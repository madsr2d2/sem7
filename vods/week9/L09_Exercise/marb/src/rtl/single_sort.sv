==> flow/design.v <==
typedef struct packed {
  logic [28:0]  unused;
  logic [1:0]   mode;
  logic en;
} ctrl_reg_t;
typedef struct packed {
  logic [7:0]   cif;
} dprio_reg_t;
typedef enum {
  STATES_IDLE,
  STATES_ACCESS
} states_t;
typedef enum {
  SORTER_IDLE,
  SORTER_CLEAR,
  SORTER_SORT
} sorter_states_t;
parameter MEM_ARBITER_CTRL_REG_ADDR       = 32'h0000_0000;
parameter MEM_ARBITER_DPRIO_REG_BASE_ADDR = 32'h0000_0004;
module single_sort #(
  parameter CLIENTS_BWIDTH_P = 2     
)
(
  input   logic                         clk,
  input   logic                         rst,
  input   logic                         enable,
  input   logic                         clr,
  input   logic [7:0]                   new_val,
  input   logic [CLIENTS_BWIDTH_P-1:0]  new_client,
  input   logic [7:0]                   prev_val,
  input   logic [CLIENTS_BWIDTH_P-1:0]  prev_client,
  output  logic [7:0]                   current_val,
  output  logic [CLIENTS_BWIDTH_P-1:0]  current_client
);
  always_ff @( posedge clk, posedge rst ) begin
    if (rst) begin
      current_val         <= '0;
      current_client      <= '0;
    end else if (clr == 1'b1) begin
      current_val         <= '0;
      current_client      <= '0;
    end else begin
      if (enable == 1'b1) begin
        if ( new_val > current_val ) begin  
          if (new_val > prev_val) begin     
            current_val     <= prev_val;    
            current_client  <= prev_client;
          end else begin                     
            current_val     <= new_val;      
            current_client  <= new_client;
          end
        end
      end
    end
  end
endmodule
# Reports on single_sort

Tool output for the design above, in the order of the flow.
Line numbers count from 1 in the design file above.
Operators: Yosys type, input widths -> output width; for muxes data width and select width s.
Library cell names are shortened.
Not given: --

Top module: single_sort
Clock: clk
Library: sky130hd
Library corner: tt_025C_1v80

# After elaboration

Counts by Yosys on the flattened word-level netlist (proc, flatten, opt, wreduce; memories kept). Register bits leave out memories and registers merged into their read ports (data or address). Print and check cells are left out. Cells with the same type and inputs are merged into one.

Multiply operators: 0
Equal/unequal tests: 0
Reductions and logical operators: 3
Shift-type cells: 0
$lt $le $gt $ge: 2
Mux-type cells: 8
Bitwise operators: 0
Divide/modulo/power cells: 0
$add $sub $neg: 0

Operators by type and width:

| operator          | count |
| $mux 8            | 4 |
| $gt 8x8->1        | 2 |
| $mux 2            | 4 |
| $reduce_bool 2->1 | 2 |
| $reduce_and 2->1  | 1 |

Bits of input ports: 24
Clocked read ports x word width: 0
Latch bits: 0
Bits in writable memories: 0
Memories kept: 0
Register bits: 10
Memory bits (read-only): 0

# Depth

Depth = most cells in a row (Yosys ltp): at word level without a register or memory, in the mapped netlist without a sequential cell, where the memories' decode and read muxes count.

Depth after elaboration: 5
ABC_AREA: 0
Gate-level depth with buffers: 8

# Mapped cells and area

The flow's flattened synthesis, as Yosys stat reports it; memories are mapped. The netlist is that of the ABC_AREA named above (0 if unset); the other value can give another one.

Cell types:

| cell type | count |
| dfrtp_1   | 10 |
| ha_1      | 16 |
| a311oi_2  | 10 |
| inv_1     | 17 |
| nand3_1   | 11 |
| o21ai_0   | 11 |
| nor3_1    | 10 |
| nand4_1   | 4 |
| buf_6     | 2 |
| o31ai_4   | 1 |
| a21oi_1   | 4 |
| a21oi_2   | 2 |
| o211a_4   | 1 |
| a21o_1    | 2 |
| buf_4     | 2 |
| nor2b_4   | 1 |
| o211ai_2  | 1 |
| or2_2     | 2 |

Not listed: further types 9, cells in them 9.

Sequential area: 0.0002502 mm²
Cell area after synthesis: 0.001076 mm²
Cells in the netlist: 116
Buffer cells: 6
Mapped flip-flops: 10

# Worst setup path after synthesis

Path of least setup slack by OpenSTA after synthesis, without wires, with an ideal clock, recovery checks aside; 20% of the period is set as input and as output delay. Where synthesis merged equal registers, the netlist keeps one of their names.

Path kind: register to register
From: register current_val[7]
To: register current_client[0]
Delay of the path: 1819 ps
Clock period: 1780 ps
Setup slack: -39 ps
Time at the first pin: 0 ps
Buffers on the path: 1
Driving pins on the path: 9
Required time: 1629 ps
Arrival: 1668 ps
Synthesis period reached: 1819 ps

"delay of the path" = arrival - input delay + setup time.
"driving pins on the path": output pins that drive a net of the path, with the launching flip-flop's if there is one; two outputs of one cell count as two.
"synthesis period reached" is the clock period less the worst setup slack; recovery checks do not enter. This is arithmetic on one report: input and output delays are still those of the set period (20% each).
The rows between start and end are the longest chain of elaborated cells between them; the timing report does not say that the signal goes this way. Where chains are equally long, one stands for them.
A line is the first line of the expression or statement that the cell stems from. Yosys adds cells for indexed reads and writes and turns some case tables into memories.
A register here has more assigning lines than the two given.

Cell sequence: dfrtp_1 -> inv_1 -> ha_1 -> nand4_1 -> or3b_1 -> a21oi_2 -> or2_2 -> buf_6 -> a311oi_2
Cells in the longest elaborated chain: 4
Elaborated cells on any way between the ends: 6
RTL lines with such cells: 3
Classes of those cells: 1 x compare; 3 x mux; 2 x reduce/logical

RTL lines, path post-synthesis:

| element            | line | RTL |
| start: declaration | 32   | `output  logic [7:0]                   current_val,` |
| start: assignment  | 46   | `current_val     <= prev_val;` |
| start: assignment  | 49   | `current_val     <= new_val;` |
| $gt 8x8->1         | 44   | `if ( new_val > current_val ) begin` |
| $mux 2             | 44   |  |
| $mux 2             | 43   | `if (enable == 1'b1) begin` |
| $mux 2             | 39   | `end else if (clr == 1'b1) begin` |
| end: assignment    | 47   | `current_client  <= prev_client;` |
| end: assignment    | 50   | `current_client  <= new_client;` |
| end: declaration   | 33   | `output  logic [CLIENTS_BWIDTH_P-1:0]  current_client` |

# Timing after layout

From the final timing report of flow run 2: the path of least setup slack in the routed layout; clock arrival at registers is part of the times.
The report prints the path's times to 10 ps; the period is as set.

Path kind: input to register
From: input port new_val[1]
To: register current_val[2]
Arrival: 2140 ps
Input delay: 360 ps
Required time: 1950 ps
Driving pins on the path: 8
Time at the first pin: 360 ps
Setup slack: -190 ps
Clock period: 1790 ps
Buffers on the path: 2

The rows between start and end are the longest chain of elaborated cells between them; the timing report does not say that the signal goes this way. Where chains are equally long, one stands for them.
A register here has more assigning lines than the two given.

Cell sequence: dlygate4sd2_1 -> ha_4 -> nor2b_1 -> o211ai_1 -> a21oi_4 -> or2_4 -> buf_12 -> a311oi_2
Cells in the longest elaborated chain: 5
Elaborated cells on any way between the ends: 8
RTL lines with such cells: 4
Classes of those cells: 2 x compare; 4 x mux; 2 x reduce/logical

RTL lines, path post-layout:

| element            | line | RTL |
| start: declaration | 28   | `input   logic [7:0]                   new_val,` |
| $gt 8x8->1         | 45   | `if (new_val > prev_val) begin` |
| $mux 8             | 45   |  |
| $mux 8             | 44   | `if ( new_val > current_val ) begin` |
| $mux 8             | 43   | `if (enable == 1'b1) begin` |
| $mux 8             | 39   | `end else if (clr == 1'b1) begin` |
| end: assignment    | 46   | `current_val     <= prev_val;` |
| end: assignment    | 49   | `current_val     <= new_val;` |
| end: declaration   | 32   | `output  logic [7:0]                   current_val,` |

Hand-over note for single_sort

Flow measurements of single_sort on sky130hd: 2 stored runs with different settings, listed in no order. Input and output delays are each 20% of the period that was set; the output load is 0.01 pF.
"period reached" = clock period - worst setup slack. The figure is calculated, with input and output delays left at 20% of the set period.
"allowed time less slack (worst setup path)" means the part of the period allowed to the worst setup path (the constraints hold back 20% at inputs and 20% at outputs) less its slack; where the path has registers, the arrival times of their clocks count too.
"allowed time less slack (worst setup path)" is known to 10 ps.

## Flow run 1

==> flow/run.sh <==
#!/bin/bash
# the make line also repeats the synthesis and layout settings of config.mk as NAME=value (left out here)
make -C /OpenROAD-flow-scripts/flow DESIGN_CONFIG=/design/flow/config.mk WORK_HOME=/design/flow/orfs CLKGATE_MAP_FILE= finish
==> flow/config.mk <==
export PLATFORM = sky130hd
export DESIGN_NAME = single_sort
export DESIGN_NICKNAME = single_sort
export VERILOG_FILES = /design/flow/design.v
export SDC_FILE = /design/flow/constraint.sdc
export NUM_CORES = 4
export LEC_CHECK = 0
export CAP_MARGIN = 20
export CELL_PAD_IN_SITES_GLOBAL_PLACEMENT = 1
export CORE_MARGIN = 2
export CORE_UTILIZATION = 58
export CTS_CLUSTER_SIZE = 12
export GPL_TIMING_DRIVEN = 0
export HOLD_SLACK_MARGIN = 0.23
export SETUP_SLACK_MARGIN = -0.01
export SLEW_MARGIN = 40
==> flow/constraint.sdc <==
create_clock -name core_clock -period 2.2 [get_ports {clk}]
set_input_delay 0.4400 -clock core_clock [delete_from_list [all_inputs] [get_ports {clk}]]
set_output_delay 0.4400 -clock core_clock [all_outputs]
set_load 0.01 [all_outputs]

Flow run 1: no results, placement failed with GPL-0301

## Flow run 2

==> flow/run.sh <==
#!/bin/bash
# the make line also repeats the synthesis and layout settings of config.mk as NAME=value (left out here)
make -C /OpenROAD-flow-scripts/flow DESIGN_CONFIG=/design/flow/config.mk WORK_HOME=/design/flow/orfs CLKGATE_MAP_FILE= finish
==> flow/config.mk <==
export PLATFORM = sky130hd
export DESIGN_NAME = single_sort
export DESIGN_NICKNAME = single_sort
export VERILOG_FILES = /design/flow/design.v
export SDC_FILE = /design/flow/constraint.sdc
export NUM_CORES = 4
export LEC_CHECK = 0
export CAP_MARGIN = 20
export CELL_PAD_IN_SITES_DETAIL_PLACEMENT = 0
export CORE_MARGIN = 2
export CORE_UTILIZATION = 36
export CTS_CLUSTER_DIAMETER = 306
export MAX_ROUTING_LAYER = met4
export MIN_ROUTING_LAYER = met1
export PLACE_DENSITY_LB_ADDON = 0.1
export SETUP_SLACK_MARGIN = 0.06
export SLEW_MARGIN = 15
export TNS_END_PERCENT = 35
==> flow/constraint.sdc <==
create_clock -name core_clock -period 1.79 [get_ports {clk}]
set_input_delay 0.3580 -clock core_clock [delete_from_list [all_inputs] [get_ports {clk}]]
set_output_delay 0.3580 -clock core_clock [all_outputs]
set_load 0.01 [all_outputs]

| result of flow run 2 | value |
|---|---|
| standard-cell area after routing | 0.0018793 mm² |
| die size | 0.0034422 mm² |
| chip area in the Yosys report | 0.001076 mm² |
| worst setup slack after layout | -191 ps |
| period reached | 1981 ps |
| allowed time less slack (worst setup path) | 1620 ps |
| class of the worst setup path | input to register |
| setup TNS | -1537 ps |

End of note.
