==> flow/design.v <==
typedef struct packed {
  logic [28:0]  unused;
  logic [1:0]   mode;
  logic en;
} ctrl_reg_t;
typedef struct packed {
  logic [7:0]   cif;
} dprio_reg_t;
typedef enum {
  STATES_IDLE,
  STATES_ACCESS
} states_t;
typedef enum {
  SORTER_IDLE,
  SORTER_CLEAR,
  SORTER_SORT
} sorter_states_t;
parameter MEM_ARBITER_CTRL_REG_ADDR       = 32'h0000_0000;
parameter MEM_ARBITER_DPRIO_REG_BASE_ADDR = 32'h0000_0004;
module apb_ctrl #(
  parameter MEM_ARB_CLIENTS_P = 3  
)
(
  input logic clk,
  input logic rst,
  input   logic          conf_wr,
  input   logic          conf_sel,
  input   logic          conf_enable,
  input   logic [32-1:0] conf_addr,
  input   logic [32-1:0] conf_wdata,
  input   logic [ 4-1:0] conf_strb,
  output  logic [32-1:0] conf_rdata,
  output  logic          conf_ready,
  output  logic          conf_slverr,
  output ctrl_reg_t ctrl,
  output dprio_reg_t dprio0,
  output dprio_reg_t dprio1,
  output dprio_reg_t dprio2,
  output dprio_reg_t dprio3,
  output logic [((((MEM_ARB_CLIENTS_P-1)/4)+1)*4)-1:0] dprio_wstrb
);
  localparam NUM_DPRIO_32b_REG_P = ((MEM_ARB_CLIENTS_P-1)/4)+1;
  localparam NUM_DPRIO_CLIENTS_MULTIPLE_OF_FOUR = NUM_DPRIO_32b_REG_P*4;
  states_t apb_state;
  ctrl_reg_t  next_ctrl;
  dprio_reg_t next_dprio [NUM_DPRIO_CLIENTS_MULTIPLE_OF_FOUR];
  logic [31:0]                                   next_rdata, rdata;
  logic                                          next_ready, next_slverr;
  logic [NUM_DPRIO_CLIENTS_MULTIPLE_OF_FOUR-1:0] next_dprio_wstrb;
  dprio_reg_t dprio [((((MEM_ARB_CLIENTS_P-1)/4)+1)*4)];
  assign dprio0 = dprio[0];
  assign dprio1 = dprio[1];
  assign dprio2 = dprio[2];
  assign dprio3 = dprio[3];
  always_ff @ (posedge clk, posedge rst) begin
    if (rst) begin
      ctrl          <= '0;
      for (int i = 0; i < NUM_DPRIO_CLIENTS_MULTIPLE_OF_FOUR; i++) begin
        dprio[i]    <= '0;
      end
      dprio_wstrb   <= '0;
    end else begin
      ctrl          <= next_ctrl;
      dprio[0]      <= next_dprio[0];
      dprio[1]      <= next_dprio[1];
      dprio[2]      <= next_dprio[2];
      dprio[3]      <= next_dprio[3];
      dprio_wstrb   <= next_dprio_wstrb;
    end
  end
  always_ff @ (posedge clk, posedge rst) begin
    if (rst) begin
      conf_ready    <= 0;
      conf_rdata    <= 0;
      conf_slverr   <= 0;
    end else begin
      conf_ready    <= next_ready;
      conf_rdata    <= next_rdata;
      conf_slverr   <= next_slverr;
    end
  end
  always_ff @ (posedge clk, posedge rst) begin
    if (rst) begin
      apb_state             <= STATES_IDLE;
    end else begin
      case (apb_state)
        STATES_IDLE: begin
          if (conf_sel) begin         
            apb_state       <= STATES_ACCESS;
          end
        end
        STATES_ACCESS:  apb_state  <= STATES_IDLE;   
        default: apb_state  <= STATES_IDLE;
      endcase
    end
  end
  always_comb begin
    next_rdata        = conf_rdata;
    next_ready        = 0;
    next_slverr       = 0;
    next_dprio[0]     = dprio[0];
    next_dprio[1]     = dprio[1];
    next_dprio[2]     = dprio[2];
    next_dprio[3]     = dprio[3];
    next_ctrl         = ctrl;
    next_dprio_wstrb  = 0;
    case (apb_state)
      STATES_IDLE: begin
        next_rdata    = 0;
        next_slverr   = 0;
        if (conf_sel) begin      
          next_ready  = 1;       
          if (conf_wr) begin     
            if (conf_addr == MEM_ARBITER_CTRL_REG_ADDR) begin
              next_ctrl[ 7: 0]  = (conf_strb[0] == 1'b1 ) ? conf_wdata[ 7: 0] : ctrl[ 7: 0];
              next_ctrl[15: 8]  = (conf_strb[1] == 1'b1 ) ? conf_wdata[15: 8] : ctrl[15: 8];
              next_ctrl[23:16]  = (conf_strb[2] == 1'b1 ) ? conf_wdata[23:16] : ctrl[23:16];
              next_ctrl[31:24]  = (conf_strb[3] == 1'b1 ) ? conf_wdata[31:24] : ctrl[31:24];
            end
            for (int i = 0; i < NUM_DPRIO_32b_REG_P; i++) begin
              if (conf_addr == (MEM_ARBITER_DPRIO_REG_BASE_ADDR +4*i)) begin
                next_dprio[i]   = (conf_strb[0] == 1'b1 ) ? conf_wdata[ 7: 0] : dprio[i];
                next_dprio[i+1] = (conf_strb[1] == 1'b1 ) ? conf_wdata[15: 8] : dprio[i+1];
                next_dprio[i+2] = (conf_strb[2] == 1'b1 ) ? conf_wdata[23:16] : dprio[i+2];
                next_dprio[i+3] = (conf_strb[3] == 1'b1 ) ? conf_wdata[31:24] : dprio[i+3];
                next_dprio_wstrb[4*i +: 4] = conf_strb;
              end
            end
          end else begin       
            if (conf_addr == MEM_ARBITER_CTRL_REG_ADDR) begin
              next_rdata    = ctrl;     
            end
            for (int i = 0; i < NUM_DPRIO_32b_REG_P; i++) begin
              if (conf_addr == (MEM_ARBITER_DPRIO_REG_BASE_ADDR + 4*i)) begin
                next_rdata  = { dprio[i+3], dprio[i+2], dprio[i+1], dprio[i] };    
              end
            end
          end  
        end  
      end
      STATES_ACCESS: begin
        ;          
      end
      default: ;   
    endcase        
  end
endmodule
==> Tool chain data of apb_ctrl <==
The steps from the RTL of apb_ctrl to its reports follow in flow order.
Lines are those of the file above, counted from 1.
Cell names lack the library's common part.
{ "setup": {"top": "apb_ctrl", "clock": "clk", "lib": "sky130hd", "corner": "tt_025C_1v80"} }

==> After elaboration <==
Yosys after proc, flatten, opt, wreduce and memory -nomap, before mapping. Memory bits, and registers merged into a memory's read port (data or address), are not among the register bits. Print and check cells are not counted. Equal cells are merged and count once.
{ "classes": {"addsub": 0, "mul": 0, "div_mod_pow": 0, "n_cmp": 0, "n_eq": 2, "shift": 0, "mux": 12, "logic": 0, "reduce_and_logical": 10} }
{ "op_table": {"columns": ["cell", "n"], "rows": [
  ["2-to-1 mux 32 bit", 6],
  ["zero test 32 bit", 2],
  ["AND reduction 5 bit", 8],
  ["== test 32 x 3 -> 1 bit (second input constant)", 1],
  ["2-to-1 mux 4 bit", 4],
  ["inequality test 2 bit (second input constant)", 1],
  ["2-to-1 mux 1 bit", 2]
]} }
{ "word_totals": {"regBits": 105, "latchBits": 0, "ramBits": 0, "romBits": 0, "clocked_rd_ports_x_width": 0, "memories": 0, "input_bits": 73} }

==> Depth <==
Longest topological path by Yosys (ltp), each cell counted once; first at word level (registers and memories cut), then after technology mapping (sequential cells cut; the memories' decode and read muxes count).
{ "depth": {"ltp_word": 5, "abc_area": 0, "depth_mapped": 5, "ltp_nobuf": 4} }

==> After synthesis <==
The flow's flattened synthesis, as Yosys stat reports it; memories are mapped. The netlist is that of the ABC_AREA named above (0 if unset); the other value can give another one.
The area totals of this step are shown rounded.
{ "types": {"columns": ["cell", "n"], "rows": [
  ["dfrtp_1", 73],
  ["mux2_2", 36],
  ["a22o_1", 28],
  ["buf_4", 29],
  ["nor4_4", 5],
  ["nor3_4", 4],
  ["nand4_4", 2],
  ["mux2i_1", 4],
  ["nor4_2", 3],
  ["o32ai_1", 4],
  ["nand3b_1", 4],
  ["dfstp_2", 1],
  ["nor3_1", 5],
  ["buf_6", 2],
  ["nand3_1", 4],
  ["inv_1", 5],
  ["nand2b_1", 2],
  ["clkbuf_1", 3]
]} }
Not listed: further types 6, cells in them 6.
{ "mapped": {"cell_count": 220, "mapped_area_mm2": 0.00322, "seq_area_mm2": 0.00185, "ff_cells": 74, "buf_cells": 35} }

==> Worst setup path after synthesis <==
Source: OpenSTA report_checks on the synthesized netlist (no wires, ideal clock, input and output delay 20% of the period each), path of least setup slack; recovery checks are left aside. Register names are those of the netlist, which keeps one name where synthesis merged equal registers.
{ "synth_timing": {"path_kind": "input to register", "from": "input port conf_addr[18]", "to": "register conf_rdata[10]", "period_ps": 2760, "in_delay_ps": 552, "setup_ps": 66, "arrival_time_ps": 1978, "t_required_ps": 2694, "path_slack_ps": 716, "delay_ps": 1492, "stages": 5, "synth_period_reached_ps": 2044} }
"delay_ps" = arrival - input delay + setup time.
"stages": output pins that drive a net of the path, with the launching flip-flop's if there is one; two outputs of one cell count as two.
"synth_period_reached_ps" = period - worst setup slack (recovery checks aside). The figure is calculated, with input and output delays left at 20% of the set period.
The rows between start and end are the longest chain of elaborated cells between them; the timing report does not say that the signal goes this way. Where chains are equally long, one stands for them.
A line is the first line of the expression or statement that the cell stems from. Yosys adds cells for indexed reads and writes and turns some case tables into memories.
{ "synth_between": {"path_cell_list": "nor4_2 -> nand4_4 -> nor4_4 -> buf_6 -> a22o_1", "elab_chain_cells": 5, "cells_between": 6, "cone_classes": "eq/ne (1); mux (4); reduce/logical (1)"} }
{ "synth_rtl": {"columns": ["item", "line", "source"], "rows": [
  ["start, declared", 29, "input   logic [32-1:0] conf_addr,"],
  ["zero test 32 bit", 130, "if (conf_addr == MEM_ARBITER_CTRL_REG_ADDR) begin"],
  ["2-to-1 mux 32 bit", 130, null],
  ["2-to-1 mux 32 bit", 134, "if (conf_addr == (MEM_ARBITER_DPRIO_REG_BASE_ADDR + 4*i)) begin"],
  ["2-to-1 mux 32 bit", 113, "if (conf_wr) begin"],
  ["2-to-1 mux 32 bit", 111, "if (conf_sel) begin"],
  ["end, assigned", 74, "conf_rdata    <= 0;"],
  ["end, assigned", 78, "conf_rdata    <= next_rdata;"],
  ["end, declared", 32, "output  logic [32-1:0] conf_rdata,"]
]} }

==> Worst path after layout <==
Path of least setup slack in the final report of run 2 (OpenROAD, finished layout, wires in). Where an end is a register, its clock arrival counts in the times.
The path's times are printed in steps of 10 ps; the period is the one set.
{ "layout_timing": {"path_kind": "input to register", "from": "input port conf_addr[18]", "to": "register ctrl", "period_ps": 3010, "in_delay_ps": 600, "setup_ps": 110, "arrival_time_ps": 2630, "t_required_ps": 3240, "path_slack_ps": 610, "stages": 5} }
Where an end lacks its bit number, it is one bit of the signal, or one of the new flip-flops if synthesis recoded a state register.
The rows between start and end are the longest chain of elaborated cells between them; the timing report does not say that the signal goes this way. Where chains are equally long, one stands for them.
{ "layout_between": {"path_cell_list": "clkdlybuf4s50_1 -> nor4_2 -> nand4_4 -> nor3_4 -> mux2_2", "elab_chain_cells": 2, "cells_between": 2, "cone_classes": "reduce/logical (2)"} }
{ "layout_rtl": {"columns": ["item", "line", "source"], "rows": [
  ["start, declared", 29, "input   logic [32-1:0] conf_addr,"],
  ["zero test 32 bit", 114, "if (conf_addr == MEM_ARBITER_CTRL_REG_ADDR) begin"],
  ["AND reduction 5 bit", null, null],
  ["end, assigned", 57, "ctrl          <= '0;"],
  ["end, assigned", 63, "ctrl          <= next_ctrl;"],
  ["end, declared", 35, "output ctrl_reg_t ctrl,"]
]} }

Measured results for apb_ctrl: 2 stored runs of the Yosys and OpenROAD flow on sky130hd. The settings differ; the order carries no meaning. The constraints put input and output delay at 20% of the set period each and load the outputs with 0.01 pF.
By "power.total_mw" is meant OpenSTA's value without simulated activity: inputs other than the clock are taken to toggle once in ten clock periods, and the tool carries that through the logic.
Results are given in rounded form.
[
  {
    "run": "run 1",
    "settings": { "period_ns": 2.65, "CORE_UTILIZATION": 69, "SETUP_SLACK_MARGIN": 0.18, "PLACE_DENSITY": 0.76, "GPL_TIMING_DRIVEN": 0, "CTS_CLUSTER_DIAMETER": 168, "CAP_MARGIN": 30, "MIN_ROUTING_LAYER": "met2", "CORE_MARGIN": 2, "SLEW_MARGIN": 20 },
    "outcome": "incomplete, placement halted on GPL-0301"
  },
  {
    "run": "run 2",
    "settings": { "period_ns": 3.01, "CAP_MARGIN": 20, "CORE_MARGIN": 2, "CORE_UTILIZATION": 40, "SLEW_MARGIN": 20 },
    "results": { "synthArea_mm2": 0.00322, "ws_hold_ps": 490, "timing.setup.ws_ps": 609, "finalCellArea_mm2": 0.00491, "die_mm2": 0.00878, "power.total_mw": 2.01 }
  }
]
